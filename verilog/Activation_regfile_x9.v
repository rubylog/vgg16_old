==> flow/design.v <==
module Activation_regfile_x9#(
    parameter DATA_WIDTH = 16
)(
    input clk,
    input rst_n,
    input act_load,
    input [DATA_WIDTH-1:0] data_first_row,
    input [DATA_WIDTH-1:0] data_second_row,
    input [DATA_WIDTH-1:0] data_third_row,
    output [DATA_WIDTH*9-1:0] sliding_patch_wire
);
    reg [DATA_WIDTH-1:0] sliding_patch [8:0];
    genvar i;
    generate
        for(i = 0; i < 9; i = i + 1) begin
            assign sliding_patch_wire[DATA_WIDTH*9 - DATA_WIDTH*i -: DATA_WIDTH] = sliding_patch[i];
        end
    endgenerate
    always @(posedge clk, negedge rst_n) begin
        if(!rst_n) sliding_patch[2] <= {(DATA_WIDTH){16'b0}};
        else if(act_load) sliding_patch[2] <= data_first_row;
        else sliding_patch[2] <= sliding_patch[2];
    end
    always @(posedge clk, negedge rst_n) begin
        if(!rst_n) sliding_patch[5] <= {(DATA_WIDTH){16'b0}};
        else if(act_load) sliding_patch[5] <= data_second_row;
        else sliding_patch[5] <= sliding_patch[5];
    end
    always @(posedge clk, negedge rst_n) begin
        if(!rst_n) sliding_patch[8] <= {(DATA_WIDTH){16'b0}};
        else if(act_load) sliding_patch[8] <= data_third_row;
        else sliding_patch[8] <= sliding_patch[8];
    end
    always @(posedge clk, negedge rst_n) begin
        if(!rst_n) sliding_patch[1] <= {(DATA_WIDTH){16'b0}};
        else if(act_load) sliding_patch[1] <= sliding_patch[2];
        else sliding_patch[1] <= sliding_patch[1];
    end
    always @(posedge clk, negedge rst_n) begin
        if(!rst_n) sliding_patch[4] <= {(DATA_WIDTH){16'b0}};
        else if(act_load) sliding_patch[4] <= sliding_patch[5];
        else sliding_patch[4] <= sliding_patch[4];
    end
    always @(posedge clk, negedge rst_n) begin
        if(!rst_n) sliding_patch[7] <= {(DATA_WIDTH){16'b0}};
        else if(act_load) sliding_patch[7] <= sliding_patch[8];
        else sliding_patch[7] <= sliding_patch[7];
    end
    always @(posedge clk, negedge rst_n) begin
        if(!rst_n) sliding_patch[0] <= {(DATA_WIDTH){16'b0}};
        else if(act_load) sliding_patch[0] <= sliding_patch[1];
        else sliding_patch[0] <= sliding_patch[0];
    end
    always @(posedge clk, negedge rst_n) begin
        if(!rst_n) sliding_patch[3] <= {(DATA_WIDTH){16'b0}};
        else if(act_load) sliding_patch[3] <= sliding_patch[4];
        else sliding_patch[3] <= sliding_patch[3];
    end
    always @(posedge clk, negedge rst_n) begin
        if(!rst_n) sliding_patch[6] <= {(DATA_WIDTH){16'b0}};
        else if(act_load) sliding_patch[6] <= sliding_patch[7];
        else sliding_patch[6] <= sliding_patch[6];
    end
endmodule
# == Step by step through the tools: Activation_regfile_x9 ==
# What the tools print for Activation_regfile_x9, step after step.
# Line numbers count from 1 in the design file above.
# Operators carry their Yosys type and port widths (W data, S select, Z words).
# The mark -- stands for no value.
# inputs
top_module,Activation_regfile_x9
clk_port,clk
cell_library,sky130hd
lib_corner,tt_025C_1v80

# == After elaboration ==
# Yosys after proc, flatten, opt, wreduce and memory -nomap, before mapping. Enables and synchronous resets that opt folds into registers are not counted as muxes. Print and check cells are not counted. Equal cells are merged and count once.
# word_totals
latch_bits,0
n_memories,0
mem_bits_rw,0
mem_bits_ro,0
register_bits,143
clocked_rd_ports_x_width,0
elab_cells,9
# classes
n_eq,0
n_shift,0
div_mod_pow,0
compare,0
addsub,0
logic,0
n_reduce_logical,0
multipliers,0
n_mux,0

# == Logic depth ==
# Yosys ltp: most cells in a row. Word level: on the elaborated netlist, between registers, memories and ports. Mapped: between sequential cells and ports; inverters and the memories' decode and read muxes count.
# logic_depth
word_depth,0
ABC_AREA,0
mapped_depth,4

# == Synthesis result ==
# The flow's flattened synthesis, as Yosys stat reports it; memories are mapped. The netlist is that of the ABC_AREA named above (0 if unset); the other value can give another one.
# mapped
ff_cells,143
cells,304
area_um2,5599.1
# by_type
type,n,type_area_um2
sky130_fd_sc_hd__dfrtp_1,143,3.58E+03
sky130_fd_sc_hd__mux2_4,70,1.05E+03
sky130_fd_sc_hd__mux2_2,73,822.038
sky130_fd_sc_hd__buf_6,9,101.347
sky130_fd_sc_hd__buf_2,7,35.034
sky130_fd_sc_hd__buf_4,1,7.507
sky130_fd_sc_hd__conb_1,1,3.754

# == Worst setup path after synthesis ==
# OpenSTA on the mapped netlist: ideal clock, no wires. The path of least setup slack (recovery checks aside). Input and output delay are each 20% of the period. Register names are those of the netlist, which keeps one name where synthesis merged equal registers.
# synth_timing
kind,input to register
from,input act_load
to,register sliding_patch[0][0]
path_delay_ns,0.821
in_delay_ns,0.232
driving_pins,4
t_arrival_ns,0.928
setup_time_ns,0.125
launch_ns,0.232
tclk_ns,1.16
t_required_ns,1.035
n_path_buf,3
path_slack_ns,0.106
synth_period_reached_ns,1.054
# "path_delay_ns" = arrival - input delay + setup time.
# "driving_pins": output pins that drive a net of the path, with the launching flip-flop's if there is one; two outputs of one cell count as two.
# "synth_period_reached_ns" is the clock period less the worst setup slack; recovery checks do not enter. This is arithmetic on one report: input and output delays are still those of the set period (20% each).
# At most two assigning lines are given for a register; there are more.
# synth_via
path_cell_list,sky130_fd_sc_hd__buf_6 sky130_fd_sc_hd__buf_6 sky130_fd_sc_hd__buf_6 sky130_fd_sc_hd__mux2_4
elab_chain_cells,0
cells_between,0
# synth_lines
item,line,text
start: declaration,6,"input act_load,"
end: assignment,51,else if(act_load) sliding_patch[0] <= sliding_patch[1];
end: assignment,52,else sliding_patch[0] <= sliding_patch[0];

# == Path in the finished layout ==
# From the final timing report of run 1: the path of least setup slack in the routed layout; clock arrival at registers is part of the times.
# layout_timing
kind,register to output
from,register sliding_patch[2][6]
to,output sliding_patch_wire[103]
t_required_ns,0.90
path_slack_ns,-0.06
driving_pins,2
n_path_buf,1
tclk_ns,1.13
t_arrival_ns,0.97
launch_ns,0.40
# At most two assigning lines are given for a register; there are more.
# layout_via
path_cell_list,sky130_fd_sc_hd__dfrtp_1 sky130_fd_sc_hd__buf_2
elab_chain_cells,0
cells_between,0
# layout_lines
item,line,text
start: declaration,12,reg [DATA_WIDTH-1:0] sliding_patch [8:0];
start: assignment,21,else if(act_load) sliding_patch[2] <= data_first_row;
start: assignment,22,else sliding_patch[2] <= sliding_patch[2];
end: declaration,10,output [DATA_WIDTH*9-1:0] sliding_patch_wire

# Design Activation_regfile_x9 on sky130hd. What follows are 2 stored runs of the flow, each under its own settings; their order means nothing. The constraints put input and output delay at 20% of the set period each and load the outputs with 0.01 pF.
# "timing.achieved_period_ns" is the run's clock period less its worst setup slack. It is reckoned from that one timing run; input and output delays stay at 20% of the period that was set.
# "worst_path_time_ns" means the part of the period allowed to the worst setup path (the constraints hold back 20% at inputs and 20% at outputs) less its slack; where the path has registers, the arrival times of their clocks count too.
# "power_total_mw" rests on the timing tool's default activity at the inputs, not on a simulated workload.
# Settings: - = not set for that run.
name,run 1,run 2
period_ns,1.13,1.66
CORE_UTILIZATION,46,55
PLACE_DENSITY_LB_ADDON,0.28,0.14
CORE_ASPECT_RATIO,0.54,1.44
GPL_ROUTABILITY_DRIVEN,0,1
CTS_CLUSTER_SIZE,26,-
CTS_CLUSTER_DIAMETER,286,142
CAP_MARGIN,20,30
CORE_MARGIN,2,2
SLEW_MARGIN,20,0
TNS_END_PERCENT,-,60
ABC_AREA,-,1
GPL_TIMING_DRIVEN,-,0
worst_path_time_ns,0.97,1.32
worst_path_kind,register to output,register to output
fin_tns_ns,-3.086,0.000
timing.achieved_period_ns,1.194,1.648
setup_ws_ns,-0.064,0.012
power_total_mw,16.039,9.388
synthesis_area_um2,5599.1,5434.0
layout_stdcell_area_um2,9150.0,8030.2
hold_ws_ns,0.233,0.404
post_route_util_pct,77.6,83.4
design_die_area_um2,13113.0,10704.0
